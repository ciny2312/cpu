==> flow/design.v <==
module LoadStoreBuffer #(
    parameter LSB_SIZE_BIT = 3
) (
    input wire clk_in,
    input wire rst_in,
    input wire rdy_in,
    input  wire                        inst_valid,
    input  wire [4 - 1 : 0] inst_type,
    input  wire [                31:0] inst_r1,
    input  wire [                31:0] inst_r2,
    input  wire [5 - 1:0] ins_dep_1,
    input  wire [5 - 1:0] ins_dep_2,
    input  wire                        ins_has_dep1,
    input  wire                        ins_has_dep2,
    input  wire [                11:0] inst_offset,
    input  wire [5 - 1:0] inst_rob_id,
    output reg                         full,
    output wire        c_valid,
    output reg         c_wr,
    output reg  [ 2:0] c_size,
    output reg  [31:0] c_addr,
    output reg  [31:0] c_value,
    input  wire        c_ready,
    input  wire [31:0] c_res,
    input wire                          rob_empty,
    input wire [5 - 1 : 0] rob_id_head,
    input wire                          rs_ready,
    input wire [5 - 1 : 0] rs_rob_id,
    input wire [                  31:0] rs_value,
    output wire                         lsb_ready,
    output wire [5- 1 : 0] lsb_rob_id,
    output wire [31:0] lsb_value
);
    localparam LSB_SIZE = 1 << LSB_SIZE_BIT;
    reg  [  LSB_SIZE_BIT - 1:0] head;
    reg  [  LSB_SIZE_BIT - 1:0] tail;
    reg  [    LSB_SIZE_BIT : 0] size;
    reg                         busy     [0 : LSB_SIZE - 1];
    reg  [5 - 1:0] rob_id   [0 : LSB_SIZE - 1];
    reg  [  4 - 1:0] work_type[0 : LSB_SIZE - 1];
    reg  [                31:0] r1       [0 : LSB_SIZE - 1];
    reg  [                31:0] r2       [0 : LSB_SIZE - 1];
    reg  [5 - 1:0] dep1     [0 : LSB_SIZE - 1];
    reg  [5 - 1:0] dep2     [0 : LSB_SIZE - 1];
    reg                         has_dep1 [0 : LSB_SIZE - 1];
    reg                         has_dep2 [0 : LSB_SIZE - 1];
    reg  [                11:0] offset   [0 : LSB_SIZE - 1];
    wire                        pop_able;
    assign pop_able = c_ready;
    reg work;
    wire [LSB_SIZE_BIT - 1 : 0] k = work ? head + 1 : head;
    wire [31:0] need_addr = r1[k] + {{20{offset[k][11]}}, offset[k]};
    wire need_confirm = work_type[k][3] || (need_addr[17:16] == 2'b11);
    wire shot_able = busy[k] && !has_dep1[k] && !has_dep2[k] && (!need_confirm || (!rob_empty && rob_id[k] == rob_id_head));
    wire shot_this_cycle = shot_able && (!work || c_ready);
    assign c_valid = work;
    wire [LSB_SIZE_BIT : 0] next_size = (inst_valid && !pop_able) ? size + 1 : (!inst_valid && pop_able) ? size - 1 : size;
    wire next_full = next_size == LSB_SIZE || next_size + 1 == LSB_SIZE;
    integer i;
    always @(posedge clk_in) begin
        if (rst_in) begin
            head <= 0;
            tail <= 0;
            size <= 0;
            full <= 0;
            work <= 0;
            for (i = 0; i < LSB_SIZE; i = i + 1) begin : RESET
                r1[i] <= 0;
                r2[i] <= 0;
                has_dep1[i] <= 0;
                has_dep2[i] <= 0;
                dep1[i] <= 0;
                dep2[i] <= 0;
                busy[i] <= 0;
                rob_id[i] <= 0;
                work_type[i] <= 0;
                offset[i] <= 0;
            end
        end
        else if (rdy_in) begin
            size <= next_size;
            full <= next_full;
            if (shot_this_cycle) begin
                work <= 1;
                c_wr <= work_type[k][3];
                c_addr <= need_addr;
                c_size <= work_type[k][2:0];
                c_value <= r2[k];
            end
            else if (work && c_ready) begin
                work <= 0;
            end
            if (inst_valid) begin
                tail <= tail + 1;
                busy[tail] <= 1;
                rob_id[tail] <= inst_rob_id;
                work_type[tail] <= inst_type;
                r1[tail] <= !ins_has_dep1 ? inst_r1 : rs_ready && ins_dep_1 == rs_rob_id ? rs_value : lsb_ready && ins_dep_1 == lsb_rob_id ? lsb_value : 32'b0;
                r2[tail] <= !ins_has_dep2 ? inst_r2 : rs_ready && ins_dep_2 == rs_rob_id ? rs_value : lsb_ready && ins_dep_2 == lsb_rob_id ? lsb_value : 32'b0;
                dep1[tail] <= ins_dep_1;
                dep2[tail] <= ins_dep_2;
                has_dep1[tail] <= ins_has_dep1 && !(rs_ready && ins_dep_1 == rs_rob_id) && !(lsb_ready && ins_dep_1 == lsb_rob_id);
                has_dep2[tail] <= ins_has_dep2 && !(rs_ready && ins_dep_2 == rs_rob_id) && !(lsb_ready && ins_dep_2 == lsb_rob_id);
                offset[tail] <= inst_offset;
            end
            if (pop_able) begin
                head <= head + 1;
                busy[head] <= 0;
            end
            for (i = 0; i < LSB_SIZE; i = i + 1) begin : UPDATE
                if (busy[i]) begin
                    if (rs_ready && has_dep1[i] && (rs_rob_id == dep1[i])) begin
                        r1[i] <= rs_value;
                        has_dep1[i] <= 0;
                    end
                    if (rs_ready && has_dep2[i] && (rs_rob_id == dep2[i])) begin
                        r2[i] <= rs_value;
                        has_dep2[i] <= 0;
                    end
                    if (lsb_ready && has_dep1[i] && (lsb_rob_id == dep1[i])) begin
                        r1[i] <= lsb_value;
                        has_dep1[i] <= 0;
                    end
                    if (lsb_ready && has_dep2[i] && (lsb_rob_id == dep2[i])) begin
                        r2[i] <= lsb_value;
                        has_dep2[i] <= 0;
                    end
                end
            end
        end
    end
    assign lsb_ready  = c_ready;
    assign lsb_rob_id = rob_id[head];
    assign lsb_value  = c_res;
endmodule
# Reports on LoadStoreBuffer
# The steps from the RTL of LoadStoreBuffer to its reports follow in flow order.
# Line numbers count from 1 in the design file above.
design:
  top: "LoadStoreBuffer"
  clk_port: "clk_in"
  library: "sky130hd"
  lib_corner: "tt_025C_1v80"

# After elaboration
# Counts by Yosys on the flattened word-level netlist (proc, flatten, opt, wreduce; memories kept). Print and check cells are left out.
# Yosys's memory passes give these memory sizes; they may raise the number of words (mostly to a power of two), join words into wider ones and drop unused or constant bits.
bits:
  mem_count: 10
  output_inout_bits: 108
  ramBits: 784
  word_cells: 754
  register_bits: 48
classes:
  n_addsub: 6
  n_reduce_logical: 100
  eq_ne: 88
  bitwise: 189
  muxes: 353
mem_list:
  columns: ["name", "words", "width", "line_no", "rtl"]
  rows:
  - ["r1", 8, 32, 41, "reg  [                31:0] r1       [0 : LSB_SIZE - 1];"]
  - ["r2", 8, 32, 42, "reg  [                31:0] r2       [0 : LSB_SIZE - 1];"]
  - ["offset", 8, 12, 47, "reg  [                11:0] offset   [0 : LSB_SIZE - 1];"]
  - ["dep1", 8, 5, 43, "reg  [5 - 1:0] dep1     [0 : LSB_SIZE - 1];"]
  - ["dep2", 8, 5, 44, "reg  [5 - 1:0] dep2     [0 : LSB_SIZE - 1];"]
  - ["rob_id", 8, 5, 39, "reg  [5 - 1:0] rob_id   [0 : LSB_SIZE - 1];"]
# Further memories, not shown: 4.
op_table:
  columns: ["cell", "count"]
  rows:
  - ["2-to-1 mux 32 bit", 162]
  - ["== test 5 bit", 37]
  - ["2-to-1 mux 1 bit", 165]
  - ["== test 3 bit (second input constant)", 48]
  - ["AND 1 bit", 96]
  - ["logical AND 1 bit", 80]
  - ["NOT 1 bit", 49]
  - ["2-to-1 mux 5 bit", 9]
  - ["bitwise OR 1 bit", 44]
  - ["2-to-1 mux 12 bit", 3]
  - ["adder 32 bit", 1]
  - ["2-to-1 mux 3 bit", 9]
  - ["2-to-1 mux 4 bit", 5]
  - ["zero test 1 bit", 11]
  - ["AND reduction 2 bit", 3]
  - ["adder 3 x 1 -> 3 bit (second input constant)", 2]
  - ["adder 4 x 1 -> 5 bit (second input constant)", 1]
  - ["== test 5 x 4 -> 1 bit (second input constant)", 1]
  - ["logical OR 1 bit", 4]
  - ["adder 4 x 1 -> 4 bit (second input constant)", 1]
  - ["subtractor 4 x 1 -> 4 bit (second input constant)", 1]
  - ["== test 4 bit (second input constant)", 1]
  - ["AND reduction 3 bit", 1]
  - ["== test 2 bit (second input constant)", 1]
  - ["nonzero test 2 bit", 1]

# Longest topological paths
# Longest topological path by Yosys (ltp), each cell counted once; first at word level (registers and memories cut), then after technology mapping (sequential cells cut; the memories' decode and read muxes count).
logic_depth:
  ltp_word: 20
  ABC_AREA: 0
  ltp_mapped: 19
  depth_no_buf: 15

# Synthesis result
# Yosys stat after the flow's synthesis: flattened, memories mapped to cells. It holds for the ABC_AREA given above (unset counts as 0); a run with the other value may have another netlist.
synth_totals:
  seqArea_um2: 25804.7
  flip_flops: 867
  yosys_area_um2: 53197.3
  cell_count: 4486
  buffers: 481
by_type:
  columns: ["cell_type", "count"]
  rows:
  - ["sky130_fd_sc_hd__edfxtp_1", 844]
  - ["sky130_fd_sc_hd__mux2i_1", 569]
  - ["sky130_fd_sc_hd__mux4_2", 170]
  - ["sky130_fd_sc_hd__and3_1", 370]
  - ["sky130_fd_sc_hd__a21oi_1", 442]
  - ["sky130_fd_sc_hd__mux2_2", 171]
  - ["sky130_fd_sc_hd__and2_1", 260]
  - ["sky130_fd_sc_hd__clkbuf_1", 321]
  - ["sky130_fd_sc_hd__xnor2_1", 97]
  - ["sky130_fd_sc_hd__xor2_1", 75]
  - ["sky130_fd_sc_hd__nand2_1", 171]
  - ["sky130_fd_sc_hd__nor2_1", 139]
  - ["sky130_fd_sc_hd__ha_1", 40]
  - ["sky130_fd_sc_hd__dfxtp_1", 23]
  - ["sky130_fd_sc_hd__buf_4", 54]
  - ["sky130_fd_sc_hd__a221o_1", 33]
  - ["sky130_fd_sc_hd__buf_2", 64]
  - ["sky130_fd_sc_hd__nor3_1", 62]
# Not listed: further types 71, cells in them 581.

# Worst setup path after synthesis
# Source: OpenSTA report_checks on the synthesized netlist (no wires, ideal clock, input and output delay 20% of the period each), path of least setup slack; recovery checks are left aside. Register names are those of the netlist, which keeps one name where synthesis merged equal registers.
synth_timing:
  path_type: "flip-flop to flip-flop"
  from: "reg work"
  to: "reg c_addr[0]"
  clock_period_ns: 12.7
  stages: 20
  path_buffers: 5
  t_required_ns: 12.102
  t_first_pin_ns: 0.000
  arrival_ns: 10.447
  path_delay_ns: 11.045
  setup_slack_ns: 1.655
  period_less_setup_slack_ns: 11.045
# "path_delay_ns" is the arrival time less input delay plus setup time.
# "stages": output pins that drive a net of the path, with the launching flip-flop's if there is one; two outputs of one cell count as two.
# "period_less_setup_slack_ns" = period - worst setup slack (recovery checks aside). The figure is calculated, with input and output delays left at 20% of the set period.
# The rows between start and end are the longest chain of elaborated cells between them; the timing report does not say that the signal goes this way. Where chains are equally long, one stands for them.
# A line is the first line of the expression or statement that the cell stems from. Yosys adds cells for indexed reads and writes and turns some case tables into memories.
# A memory read counts as a cell of the chain, while the word-level depth stops at memories.
# At most two assigning lines are given for a register; there are more.
synth_via:
  path_cell_list: "sky130_fd_sc_hd__dfxtp_1 sky130_fd_sc_hd__clkbuf_1 sky130_fd_sc_hd__mux2i_1 sky130_fd_sc_hd__clkbuf_1 sky130_fd_sc_hd__buf_1 sky130_fd_sc_hd__clkbuf_1 sky130_fd_sc_hd__buf_1 sky130_fd_sc_hd__mux4_2 sky130_fd_sc_hd__mux2_2 sky130_fd_sc_hd__ha_1 sky130_fd_sc_hd__fa_1 sky130_fd_sc_hd__a211oi_1 sky130_fd_sc_hd__o21ai_0 sky130_fd_sc_hd__a21oi_1 sky130_fd_sc_hd__o21ai_0 sky130_fd_sc_hd__a31oi_1 sky130_fd_sc_hd__xnor2_1 sky130_fd_sc_hd__a21o_1 sky130_fd_sc_hd__a2111oi_0 sky130_fd_sc_hd__a21boi_0"
  elab_chain_len: 10
  cells_between: 24
  classes_between: "add/sub (1); eq/ne (2); mux (1); reduce/logical (13); memory (7)"
synth_rtl:
  columns: ["item", "line_no", "rtl"]
  rows:
  - ["start, declared", 50, "reg work;"]
  - ["start, assigned", 66, "work <= 0;"]
  - ["start, assigned", 84, "work <= 1;"]
  - ["2-to-1 mux 3 bit", 51, "wire [LSB_SIZE_BIT - 1 : 0] k = work ? head + 1 : head;"]
  - ["memory (8 x 32 bit)", 41, "reg  [                31:0] r1       [0 : LSB_SIZE - 1];"]
  - ["adder 32 bit", 52, "wire [31:0] need_addr = r1[k] + {{20{offset[k][11]}}, offset[k]};"]
  - ["== test 2 bit", 53, "wire need_confirm = work_type[k][3] || (need_addr[17:16] == 2'b11);"]
  - ["logical OR 1 bit", 53, null]
  - ["zero test 1 bit", 54, "wire shot_able = busy[k] && !has_dep1[k] && !has_dep2[k] && (!need_confirm || (!rob_empty && rob_id[k] == rob_ ..."]
  - ["logical OR 1 bit", 54, null]
  - ["logical AND 1 bit", 54, null]
  - ["logical AND 1 bit", 55, "wire shot_this_cycle = shot_able && (!work || c_ready);"]
  - ["AND reduction 3 bit", null, null]
  - ["end, assigned", 86, "c_addr <= need_addr;"]
  - ["end, declared", 21, "output reg  [31:0] c_addr,"]
# Some nets on the timed path still bear RTL names; the line given drives or declares the net.
synth_named_nets:
  columns: ["signal", "line_no"]
  rows:
  - ["need_addr[16]", 52]

# Timing after layout
# Path of least setup slack in the final report of job 1 (OpenROAD, finished layout, wires in). Where an end is a register, its clock arrival counts in the times.
layout_timing:
  path_type: "flip-flop to flip-flop"
  from: "reg head[1]"
  to: "reg c_value[26]"
  arrival_ns: 11.09
  setup_slack_ns: 7.55
  t_required_ns: 18.63
  t_first_pin_ns: 0.78
  stages: 23
  path_buffers: 7
  clock_period_ns: 18.2
# The rows between start and end are the longest chain of elaborated cells between them; the timing report does not say that the signal goes this way. Where chains are equally long, one stands for them.
# A memory read counts as a cell of the chain, while the word-level depth stops at memories.
layout_via:
  path_cell_list: "sky130_fd_sc_hd__dfxtp_1 sky130_fd_sc_hd__ha_1 sky130_fd_sc_hd__mux2i_1 sky130_fd_sc_hd__clkbuf_1 sky130_fd_sc_hd__buf_1 sky130_fd_sc_hd__clkbuf_1 sky130_fd_sc_hd__clkbuf_2 sky130_fd_sc_hd__mux4_2 sky130_fd_sc_hd__mux2_2 sky130_fd_sc_hd__ha_1 sky130_fd_sc_hd__fa_1 sky130_fd_sc_hd__a211oi_1 sky130_fd_sc_hd__o21ai_0 sky130_fd_sc_hd__a21oi_1 sky130_fd_sc_hd__o21ai_0 sky130_fd_sc_hd__a31oi_1 sky130_fd_sc_hd__xnor2_1 sky130_fd_sc_hd__a21o_1 sky130_fd_sc_hd__a2111oi_2 sky130_fd_sc_hd__a21boi_4 sky130_fd_sc_hd__buf_16 sky130_fd_sc_hd__buf_16 sky130_fd_sc_hd__buf_16"
  elab_chain_len: 11
  cells_between: 23
  classes_between: "add/sub (2); eq/ne (2); mux (1); reduce/logical (11); memory (7)"
layout_rtl:
  columns: ["item", "line_no", "rtl"]
  rows:
  - ["start, declared", 35, "reg  [  LSB_SIZE_BIT - 1:0] head;"]
  - ["start, assigned", 62, "head <= 0;"]
  - ["start, assigned", 107, "head <= head + 1;"]
  - ["adder 3 x 1 -> 3 bit", 51, "wire [LSB_SIZE_BIT - 1 : 0] k = work ? head + 1 : head;"]
  - ["2-to-1 mux 3 bit", 51, null]
  - ["memory (8 x 32 bit)", 41, "reg  [                31:0] r1       [0 : LSB_SIZE - 1];"]
  - ["adder 32 bit", 52, "wire [31:0] need_addr = r1[k] + {{20{offset[k][11]}}, offset[k]};"]
  - ["== test 2 bit", 53, "wire need_confirm = work_type[k][3] || (need_addr[17:16] == 2'b11);"]
  - ["logical OR 1 bit", 53, null]
  - ["zero test 1 bit", 54, "wire shot_able = busy[k] && !has_dep1[k] && !has_dep2[k] && (!need_confirm || (!rob_empty && rob_id[k] == rob_ ..."]
  - ["logical OR 1 bit", 54, null]
  - ["logical AND 1 bit", 54, null]
  - ["logical AND 1 bit", 55, "wire shot_this_cycle = shot_able && (!work || c_ready);"]
  - ["AND reduction 3 bit", null, null]
  - ["end, declared", 22, "output reg  [31:0] c_value,"]
# Some nets on the timed path still bear RTL names; the line given drives or declares the net.
layout_named_nets:
  columns: ["signal", "line_no"]
  rows:
  - ["need_addr[16]", 52]

# Top module LoadStoreBuffer; platform sky130hd; tools Yosys and OpenROAD; 2 stored runs in no particular order. Input and output delays are each 20% of the period that was set; the output load is 0.01 pF.
# By "achievedPeriod_ns" is meant the clock period of the run minus its worst setup slack. This is arithmetic on one report: input and output delays are still those of the set period (20% each).
# By "worst_path_ns" is meant the share of the clock period that the worst setup path is allowed (20% is reserved at inputs, 20% at outputs), minus its slack. Clock arrival times at its registers enter into it.
# By "power.total_uw" is meant OpenSTA's value without simulated activity: inputs other than the clock are taken to toggle once in ten clock periods, and the tool carries that through the logic.
runs:
  - name: "job 1"
    settings:
      period_ns: 18.2
      CORE_UTILIZATION: 18
      SETUP_SLACK_MARGIN: 2.87
      CORE_MARGIN: 2
      GPL_TIMING_DRIVEN: 0
      GPL_ROUTABILITY_DRIVEN: 0
      CAP_MARGIN: 20
      SLEW_MARGIN: 20
    results:
      finish.stdcell_area_um2: 64773.4
      post_synth_area_um2: 53197.3
      power.total_uw: 5272
      achievedPeriod_ns: 10.655
      total_die_area_um2: 299904.0
      timing.setup.ws_ns: 7.545
      fin_hold_ws_ns: 0.517
      tns_ns: 0.000
      worst_path_ns: 10.65
      path_kind: "flip-flop to flip-flop"
      layout_utilization_pct: 22.0
  - name: "job 2"
    settings:
      period_ns: 20.9
      CORE_UTILIZATION: 33
      SETUP_SLACK_MARGIN: -1.44
      PLACE_DENSITY: 0.43
      HOLD_SLACK_MARGIN: 0.05
      CORE_ASPECT_RATIO: 1.37
      CORE_MARGIN: 2
      CELL_PAD_IN_SITES_GLOBAL_PLACEMENT: 1
      TNS_END_PERCENT: 90
      ABC_AREA: 0
      GPL_ROUTABILITY_DRIVEN: 1
      CAP_MARGIN: 20
      SLEW_MARGIN: 20
    results:
      power.total_uw: 4598
      post_synth_area_um2: 53197.3
      worst_path_ns: 1.86
      path_kind: "input port to output port"
      tns_ns: 0.000
      achievedPeriod_ns: 10.217
      fin_hold_ws_ns: 0.539
      total_die_area_um2: 164471.0
      timing.setup.ws_ns: 10.683
      finish.stdcell_area_um2: 61646.6
      layout_utilization_pct: 38.5
